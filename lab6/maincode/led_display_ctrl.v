==> flow/design.v <==
module led(
	input wire [3:0]number,
	output reg [7:0]seg_code
);
	always @(*)begin
		case(number)
			4'd0:seg_code=8'b00000011;
			4'd1:seg_code=8'b10011111;
			4'd2:seg_code=8'b00100101;
			4'd3:seg_code=8'b00001101;
			4'd4:seg_code=8'b10011001;
			4'd5:seg_code=8'b01001001;
			4'd6:seg_code=8'b01000001;
			4'd7:seg_code=8'b00011111;
			4'd8:seg_code=8'b00000001;
			4'd9:seg_code=8'b00001001;
			4'd10:seg_code=8'b11111111; 
			4'd15:seg_code=8'b01110001; 
			default:seg_code=8'b00000011;
		endcase
	end
endmodule
module led_display_ctrl(
	input wire clk,
	input wire rst,
	input wire [3:0]input_num_0,
	input wire [3:0]input_num_1,
	input wire [3:0]input_num_2,
	input wire [3:0]input_num_left,
	output reg  [7:0] led_en,
	output reg        led_ca,
	output reg        led_cb,
    output reg        led_cc,
	output reg        led_cd,
	output reg        led_ce,
	output reg        led_cf,
	output reg        led_cg,
	output reg        led_dp 
);
	wire [7:0]led_num_0;
	wire [7:0]led_num_1;
	wire [7:0]led_num_2;
	wire [7:0]led_num_left;
	led u_led_0(.number(input_num_0),.seg_code(led_num_0));
	led u_led_1(.number(input_num_1),.seg_code(led_num_1));
	led u_led_2(.number(input_num_2),.seg_code(led_num_2));
	led u_led_left(.number(input_num_left),.seg_code(led_num_left));
	reg cnt_refresh_inc = 1'b1;
	reg [17:0]cnt_refresh = 18'd0;
	assign cnt_refresh_end = cnt_refresh_inc & (cnt_refresh == 18'd1);
	always @(posedge clk or posedge rst)begin
		if(rst)
			cnt_refresh <= 18'd0;
		else if(cnt_refresh_end)
			cnt_refresh <= 18'd0;
		else if(cnt_refresh_inc)
			cnt_refresh <= cnt_refresh + 18'd1;
		else
			cnt_refresh <= cnt_refresh;
	end
	always @(posedge clk or posedge rst)begin
		if (rst)
			led_en <= ~8'd0;
		else if(cnt_refresh_end & led_en==~8'd0)
			led_en <= ~8'd1;
		else if(cnt_refresh_end)
			led_en <= {led_en[6:0],led_en[7]};
		else
			led_en <= led_en;
	end
	always @(posedge clk )begin
		case(~led_en)
			8'd1:{led_ca,led_cb,led_cc,led_cd,led_ce,led_cf,led_cg,led_dp} <= led_num_0;
			8'd2:{led_ca,led_cb,led_cc,led_cd,led_ce,led_cf,led_cg,led_dp} <= led_num_1;
			8'd4:{led_ca,led_cb,led_cc,led_cd,led_ce,led_cf,led_cg,led_dp} <= led_num_2;
			8'd8:{led_ca,led_cb,led_cc,led_cd,led_ce,led_cf,led_cg,led_dp} <= led_num_left;
			8'd16:{led_ca,led_cb,led_cc,led_cd,led_ce,led_cf,led_cg,led_dp} <= led_num_left;
			8'd32:{led_ca,led_cb,led_cc,led_cd,led_ce,led_cf,led_cg,led_dp} <= led_num_left;
			8'd64:{led_ca,led_cb,led_cc,led_cd,led_ce,led_cf,led_cg,led_dp} <= led_num_left;
			8'd128:{led_ca,led_cb,led_cc,led_cd,led_ce,led_cf,led_cg,led_dp} <= led_num_left;
			default:{led_ca,led_cb,led_cc,led_cd,led_ce,led_cf,led_cg,led_dp} <= 8'b00000011;
		endcase
	end
endmodule
# Step by step through the tools: led_display_ctrl
# The steps from the RTL of led_display_ctrl to its reports follow in flow order.
# Lines are those of the file above, counted from 1.
# Cell names lack the library's common part.
# A cell with n/a has no value.
# design
top	led_display_ctrl
clock_port	clk
cell_library	sky130hd
lib_corner	tt_025C_1v80

# After elaboration
# Source: Yosys, flattened and elaborated, memories not mapped. Widths are those after wreduce. Registers that Yosys merges into a memory's read port (data or address) are not register bits. Print and check cells do not count. Equal cells are merged and count once.
# Yosys's memory passes give these memory sizes; they may raise the number of words (mostly to a power of two), join words into wider ones and drop unused or constant bits.
# bits
reg_bits	34
mem_bits_ro	448
memories	4
inputBits	18
out_inout_bits	16
wordCells	33
# classes
add_sub_neg	1
n_eq	10
n_mux	4
bitwise	2
n_reduce_logical	2
# mem_list
memory	words	width	rd	wr	line_no	text
(name not given)	16	7	1	0	6	case(number)
(name not given)	16	7	1	0	6
(name not given)	16	7	1	0	6
(name not given)	16	7	1	0	6
# ops
cell	count
8-bit case mux with 4-bit select	1
18-bit by 1-bit adder with 18-bit output with constant B	1
18-bit by 1-bit == test with 1-bit output with constant B	1
18-bit two-way mux	1
8-bit == test with constant B	2
8-bit two-way mux	2
8-bit by 1-bit == test with 1-bit output with constant B	1
8-bit by 2-bit == test with 1-bit output with constant B	1
8-bit by 3-bit == test with 1-bit output with constant B	1
8-bit by 4-bit == test with 1-bit output with constant B	1
8-bit by 5-bit == test with 1-bit output with constant B	1
8-bit by 6-bit == test with 1-bit output with constant B	1
8-bit by 7-bit == test with 1-bit output with constant B	1
8-bit inverter	1
5-bit OR reduction	1
2-bit nonzero test	1
1-bit bitwise AND	1

# Longest topological paths
# Longest topological path by Yosys (ltp), each cell counted once; first at word level (registers and memories cut), then after technology mapping (sequential cells cut; the memories' decode and read muxes count).
# depth
depth_word	4
ABC_AREA	1
mapped_depth	9
mapped_depth_nobuf	9

# Mapped cells and area
# Source: synth_stat.txt of the flow (Yosys; design flattened, memories mapped). It holds for the ABC_AREA given above (unset counts as 0); a run with the other value may have another netlist.
# synth_totals
stdcells	383
yosys_area_um2	2651.3
seq_area_um2	800.8
flip_flops	33
buffers	5
# types
type	count	type_area_um2
dfrtp_1	18	450.432
nand2_1	94	352.838
ha_1	26	325.312
dfstp_2	8	210.202
inv_1	55	206.448
nor2_1	39	146.39
nand3_1	29	145.139
dfxtp_1	7	140.134
xor2_1	11	96.342
o21ai_0	17	85.082
a21oi_1	16	80.077
nand2_2	7	43.792
o21ai_1	8	40.038
nand4_1	6	37.536
or2_2	5	31.28
nor3_1	6	30.029
nor3_2	3	30.029
nand3b_1	3	22.522
# Not listed: further types 18, cells in them 25.

# Worst setup path after synthesis
# Path of least setup slack by OpenSTA after synthesis, without wires, with an ideal clock, recovery checks aside; 20% of the period is set as input and as output delay. Where synthesis merged equal registers, the netlist keeps one of their names.
# synth_path
kind	register to register
start	register led_en[5]
end	register led_cg
clock_period_ps	1770
setup_time_ps	114
t_first_pin_ps	0
arrival_time_ps	1220
required_time_ps	1656
path_slack_ps	435
path_delay_ps	1334
stages	8
path_buffers	0
period_less_setup_slack_ps	1335
# "path_delay_ps" is the arrival time less input delay plus setup time.
# "stages": output pins that drive a net of the path, with the launching flip-flop's if there is one; two outputs of one cell count as two.
# "period_less_setup_slack_ps" is the clock period less the worst setup slack; recovery checks do not enter. This is arithmetic on one report: input and output delays are still those of the set period (20% each).
# Between the ends stands the longest chain of elaborated cells between them, by number of cells; it is not shown to be the way that was timed. Of several equally long chains one is given.
# Each line given opens the expression or statement behind the cell; cells for indexed reads and writes are added by Yosys, which also makes memories of some case tables.
# A register here has more assigning lines than the two given.
# synth_between
cell_sequence	dfstp_2 > nand2_1 > nor2_8 > nand2_1 > nand2_2 > nor2_1 > nor2_1 > nand2_1
elab_chain_cells	4
cells_between	11
cone_lines	1
cone_classes	eq/ne (8); mux (1); logic (1); reduce/logical (1)
# synth_rtl
element	line_no	text
start, declared	30	output reg [7:0] led_en,
start, assigned	63	led_en <= ~8'd0;
start, assigned	65	led_en <= ~8'd1;
8-bit inverter	72	case(~led_en)
8-bit == test	72
5-bit OR reduction	n/a
8-bit case mux with 4-bit select	72
end, declared	37	output reg led_cg,

# Worst path after layout
# Path of least setup slack in the final report of flow run A (OpenROAD, finished layout, wires in). Where an end is a register, its clock arrival counts in the times.
# The path's times are printed in steps of 10 ps; the period is the one set.
# layout_path
kind	register to output
start	register led_en[0]
end	output port led_en[0]
clock_period_ps	2680
out_delay_ps	540
t_first_pin_ps	290
arrival_time_ps	1440
required_time_ps	2140
path_slack_ps	710
stages	2
path_buffers	1
# A register here has more assigning lines than the two given.
# layout_between
cell_sequence	dfstp_2 > clkdlybuf4s50_1
elab_chain_cells	0
cells_between	0
cone_lines	0
# layout_rtl
element	line_no	text
start, declared	30	output reg [7:0] led_en,
start, assigned	63	led_en <= ~8'd0;
start, assigned	65	led_en <= ~8'd1;
end, declared	30

# 2 stored runs of led_display_ctrl in the flow (synthesis by Yosys, layout by OpenROAD, sky130hd cells), in arbitrary order. Constraints: input delay and output delay 20% of the set period each, output load 0.01 pF.
# "period_less_ws_ps" = clock period - worst setup slack. The figure is calculated, with input and output delays left at 20% of the set period.
# "total_power_uw" is the tool's figure for a default switching activity; nothing was simulated.
# Settings: - = not set for that run.
name,flow run A,flow run B
period_ns,2.68,3.87
CORE_UTILIZATION,60,40
SETUP_SLACK_MARGIN,0.24,-
PLACE_DENSITY_LB_ADDON,0.29,-
CORE_ASPECT_RATIO,0.79,-
CORE_MARGIN,3,2
CELL_PAD_IN_SITES_DETAIL_PLACEMENT,0,-
ABC_AREA,1,-
SLEW_MARGIN,35,20
CAP_MARGIN,20,20
ys_area_um2,2651.3,2533.7
final_die_area_um2,5258.2,6986.4
util_frac,0.774,0.493
ws_setup_ps,707,1541
tns_setup_ps,0,0
total_power_uw,1137,712.4
period_less_ws_ps,1973,2329
