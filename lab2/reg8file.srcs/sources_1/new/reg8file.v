==> flow/design.v <==
module decoder_38 (
	input  wire en,
	input  wire [2:0] wsel,
	output reg  [7:0] en_r
);
always @ (*) begin
	if (en == 1'b1) begin
	    case (wsel)
		    3'h0 : en_r = 8'b00000001;
			3'h1 : en_r = 8'b00000010;
			3'h2 : en_r = 8'b00000100;
			3'h3 : en_r = 8'b00001000;
			3'h4 : en_r = 8'b00010000;
			3'h5 : en_r = 8'b00100000;
			3'h6 : en_r = 8'b01000000;
			3'h7 : en_r = 8'b10000000;
			default : en_r = 8'h0;
		endcase
	end
	else en_r = 8'h0;
end
endmodule
module dff(
	input wire clk,
	input wire clr,
	input wire en,
	input wire [7:0]d,
	output reg [7:0]r
);
	always@(posedge clk or posedge clr)begin
		if (clr)
			r <= 8'b0;
		else if (en)
			r <= d;
		else
			r <= r;
	end
endmodule
module multiplexer (
	input  wire [2:0] rsel,
	input  wire [7:0] r0,r1,r2,r3,r4,r5,r6,r7,
	output reg  [7:0] q
);
    always @(*)begin
        case (rsel)
			3'd0: q=r0;
			3'd1: q=r1;
			3'd2: q=r2;
			3'd3: q=r3;
			3'd4: q=r4;
			3'd5: q=r5;
			3'd6: q=r6;
			3'd7: q=r7;
			default: q=8'b0;
		endcase
    end
endmodule
module reg8file(
	input wire clk,
	input wire clr,
	input wire en,
	input wire [7:0] d,
	input wire [2:0] wsel,
	input wire [2:0] rsel,
	output wire [7:0] q
);
	wire [7:0] r0,r1,r2,r3,r4,r5,r6,r7;
	wire [7:0] en_r;
	decoder_38 u_decoder38(en,wsel,en_r);
	dff u_dff_0(clk,clr,en_r[0],d,r0);
	dff u_dff_1(clk,clr,en_r[1],d,r1);
	dff u_dff_2(clk,clr,en_r[2],d,r2);
	dff u_dff_3(clk,clr,en_r[3],d,r3);
	dff u_dff_4(clk,clr,en_r[4],d,r4);
	dff u_dff_5(clk,clr,en_r[5],d,r5);
	dff u_dff_6(clk,clr,en_r[6],d,r6);
	dff u_dff_7(clk,clr,en_r[7],d,r7);
	multiplexer u_multiplexer(rsel,r0,r1,r2,r3,r4,r5,r6,r7,q);
endmodule
* Reports on reg8file
Tool output for the design above, in the order of the flow.
Lines are those of the file above, counted from 1.
Operators: Yosys type, input widths -> output width; for muxes data width and select width s.
Library cell names are shortened.
A cell with - has no value.
- Design top :: reg8file
- Clock :: clk
- Cell library :: sky130hd
- Library corner :: tt_025C_1v80

* Word-level counts
Counts by Yosys on the flattened word-level netlist (proc, flatten, opt, wreduce; memories kept). Register bits leave out memories and registers merged into their read ports (data or address); mux counts leave out enables and synchronous resets folded into registers. Print and check cells are left out. Cells with the same type and inputs are merged into one.
Yosys's memory passes give these memory sizes; they may raise the number of words (mostly to a power of two), join words into wider ones and drop unused or constant bits.
- Eq/ne operators :: 7
- Muxes and demuxes :: 2
- Reductions and logical operators :: 1
** Operators by type and width (number)
- $pmux 8 s8 :: 1
- $eq 3x3->1 const B :: 4
- $mux 8 :: 1
- $eq 3x2->1 const B :: 2
- $eq 3x1->1 const B :: 1
- $logic_not 3->1 :: 1
- Register bits :: 64
- Bits in read-only memories :: 64
- Memory cells :: 1
- Output and inout port bits :: 8
** Memory list
- (no name shown) :: depth 8, bits a word 8, rd ports 1, write ports 0, RTL line 8 : case (wsel)

* Logic depth
Longest topological path by Yosys (ltp), each cell counted once; first at word level (registers and memories cut), then after technology mapping (sequential cells cut; the memories' decode and read muxes count).
- Word-level depth :: 2
- ABC_AREA :: 0
- Gate-level depth with buffers :: 6
- Depth with buffers taken out :: 4

* Netlist
Yosys stat after the flow's synthesis: flattened, memories mapped to cells. It holds for the ABC_AREA given above (unset counts as 0); a run with the other value may have another netlist.
The area totals of this step are shown rounded.
** Cells by type
- dfrtp_1 :: number 64, area in all 1.6E+03 sq um
- mux2_2 :: number 64, area in all 720.691 sq um
- a221oi_1 :: number 14, area in all 122.618 sq um
- mux2i_1 :: number 7, area in all 70.067 sq um
- a22o_1 :: number 7, area in all 61.309 sq um
- nor2_1 :: number 16, area in all 60.058 sq um
- buf_6 :: number 4, area in all 45.043 sq um
- nand2_1 :: number 11, area in all 41.29 sq um
- o21ai_0 :: number 8, area in all 40.038 sq um
- nor3b_4 :: number 2, area in all 37.536 sq um
- inv_1 :: number 9, area in all 33.782 sq um
- nand4b_1 :: number 3, area in all 26.275 sq um
- buf_2 :: number 4, area in all 20.019 sq um
- nor3_4 :: number 1, area in all 16.266 sq um
- nand2b_4 :: number 1, area in all 13.763 sq um
- nor2b_1 :: number 2, area in all 12.512 sq um
- clkbuf_1 :: number 3, area in all 11.261 sq um
- nor3_2 :: number 1, area in all 10.01 sq um
Not listed: further types 10, cells in them 10.
- Cells in the netlist :: 231
- Mapped area :: 3010 sq um
- Sequential part of the area :: 1600 sq um
- Flip-flop cells :: 64
- Buffers :: 13
The figures by module come from a second, unflattened synthesis with its own total; it is not the netlist above.
- Cell total of the unflattened synthesis :: 191
- Area (unflattened synthesis) :: 3350 sq um
Each row is one instance without its submodules.
** By module
- dff :: times used 8, cells 18, area 335 sq um, seq. area 200 sq um
- multiplexer :: times used 1, cells 39, area 568 sq um, seq. area 0.0 sq um
- decoder_38 :: times used 1, cells 8, area 95.1 sq um, seq. area 0.0 sq um
- reg8file :: times used 1, cells 0, area 0.0 sq um, seq. area 0.0 sq um

* Worst setup path after synthesis
OpenSTA on the mapped netlist: ideal clock, no wires. The path of least setup slack (recovery checks aside). Input and output delay are each 20% of the period. Register names are those of the netlist, which keeps one name where synthesis merged equal registers.
- Kind :: input to output
- Start :: input rsel[2]
- End :: output q[0]
- Period :: 2950 ps
- Arrival :: 1553 ps
- Data required time :: 2360 ps
- Setup slack :: 807 ps
- Delay of the path :: 963 ps
- Stages on the path :: 4
- Buffers on the path :: 1
- Period reached after synthesis :: 2143 ps
"delay of the path" is the arrival time less input delay plus setup time.
At an output port there is no setup time.
"stages on the path" counts driving pins, that of a launching flip-flop among them; a cell with two outputs on the path counts twice.
"period reached after synthesis" is the clock period less the worst setup slack; recovery checks do not enter. This is arithmetic on one report: input and output delays are still those of the set period (20% each).
The rows between start and end are the longest chain of elaborated cells between them; the timing report does not say that the signal goes this way. Where chains are equally long, one stands for them.
Each line given opens the expression or statement behind the cell; cells for indexed reads and writes are added by Yosys, which also makes memories of some case tables.
- Path through :: buf_6 -> nor3b_1 -> a221oi_1 -> nor2_1
- Length of the longest elaborated chain :: 2
- Elaborated cells on any way between the ends :: 9
- Those cells by class :: eq/ne: 7; mux: 1; reduce/logical: 1
** Ends and longest elaborated chain, post-synthesis
- from (decl) :: RTL line 64 : input wire [2:0] rsel,
- $eq 3x3->1 :: RTL line 45 : case (rsel)
- $pmux 8 s8 :: RTL line 45
- to (decl) :: RTL line 65 : output wire [7:0] q

* Path in the finished layout
From the final timing report of record 2: the path of least setup slack in the routed layout; clock arrival at registers is part of the times.
The path's times are printed in steps of 10 ps; the period is the one set.
- Kind :: input to output
- Start :: input rsel[0]
- End :: output q[4]
- Period :: 2450 ps
- Arrival :: 1910 ps
- Data required time :: 1960 ps
- Setup slack :: 50 ps
- Stages on the path :: 7
- Buffers on the path :: 4
The rows between start and end are the longest chain of elaborated cells between them; the timing report does not say that the signal goes this way. Where chains are equally long, one stands for them.
- Path through :: dlygate4sd2_1 -> buf_4 -> or3_4 -> buf_4 -> nor2_1 -> nor2_1 -> dlygate4sd2_1
- Length of the longest elaborated chain :: 2
- Elaborated cells on any way between the ends :: 9
- Those cells by class :: eq/ne: 7; mux: 1; reduce/logical: 1
** Ends and longest elaborated chain, post-layout
- from (decl) :: RTL line 64 : input wire [2:0] rsel,
- $eq 3x3->1 :: RTL line 45 : case (rsel)
- $pmux 8 s8 :: RTL line 45
- to (decl) :: RTL line 65 : output wire [7:0] q

Stored flow runs of reg8file (2 of them; Yosys, OpenROAD, sky130hd). They differ in their settings and are not a sequence. Constraints: input delay and output delay 20% of the set period each, output load 0.01 pF.
"critical path time" means the part of the period allowed to the worst setup path (the constraints hold back 20% at inputs and 20% at outputs) less its slack; where the path has registers, the arrival times of their clocks count too.
"overall power" is the tool's figure for a default switching activity; nothing was simulated.
"critical path time" is known to 10 ps.
Values from the reports are rounded here.

* Record 1
** Files
==> flow/run.sh <==
#!/bin/bash
# the make line also repeats the synthesis and layout settings of config.mk as NAME=value (left out here)
make -C /OpenROAD-flow-scripts/flow DESIGN_CONFIG=/design/flow/config.mk WORK_HOME=/design/flow/orfs CLKGATE_MAP_FILE= finish
==> flow/config.mk <==
export PLATFORM = sky130hd
export DESIGN_NAME = reg8file
export DESIGN_NICKNAME = reg8file
export VERILOG_FILES = /design/flow/design.v
export SDC_FILE = /design/flow/constraint.sdc
export NUM_CORES = 4
export LEC_CHECK = 0
export ABC_AREA = 0
export CAP_MARGIN = 20
export CELL_PAD_IN_SITES_DETAIL_PLACEMENT = 0
export CORE_ASPECT_RATIO = 0.85
export CORE_MARGIN = 2
export CORE_UTILIZATION = 72
export GPL_TIMING_DRIVEN = 1
export HOLD_SLACK_MARGIN = 0.25
export MIN_ROUTING_LAYER = met1
export PLACE_DENSITY = 0.8
export SETUP_SLACK_MARGIN = 0.23
export SLEW_MARGIN = 35
==> flow/constraint.sdc <==
create_clock -name core_clock -period 1.74 [get_ports {clk}]
set_input_delay 0.3480 -clock core_clock [delete_from_list [all_inputs] [get_ports {clk}]]
set_output_delay 0.3480 -clock core_clock [all_outputs]
set_load 0.01 [all_outputs]
** Results
Unfinished; error DPL-0038 in clock tree synthesis.

* Record 2
** Files
==> flow/run.sh <==
#!/bin/bash
# the make line also repeats the synthesis and layout settings of config.mk as NAME=value (left out here)
make -C /OpenROAD-flow-scripts/flow DESIGN_CONFIG=/design/flow/config.mk WORK_HOME=/design/flow/orfs CLKGATE_MAP_FILE= finish
==> flow/config.mk <==
export PLATFORM = sky130hd
export DESIGN_NAME = reg8file
export DESIGN_NICKNAME = reg8file
export VERILOG_FILES = /design/flow/design.v
export SDC_FILE = /design/flow/constraint.sdc
export NUM_CORES = 4
export LEC_CHECK = 0
export CAP_MARGIN = 20
export CELL_PAD_IN_SITES_GLOBAL_PLACEMENT = 0
export CORE_ASPECT_RATIO = 1.13
export CORE_MARGIN = 4
export CORE_UTILIZATION = 15
export CTS_CLUSTER_DIAMETER = 197
export GPL_TIMING_DRIVEN = 1
export PLACE_DENSITY = 0.82
export SLEW_MARGIN = 20
==> flow/constraint.sdc <==
create_clock -name core_clock -period 2.45 [get_ports {clk}]
set_input_delay 0.4900 -clock core_clock [delete_from_list [all_inputs] [get_ports {clk}]]
set_output_delay 0.4900 -clock core_clock [all_outputs]
set_load 0.01 [all_outputs]
** Results
- Die area :: 22,400 sq um
- Critical path time :: 1,420 ps
- Class of the worst setup path :: input to output
- Overall power :: 3,360 µW
- Worst setup slack after layout :: 48 ps
- Standard-cell area of the final layout :: 4,090 sq um
- Worst hold slack in the final report :: 504 ps
- Post-synthesis cell area :: 3,010 sq um
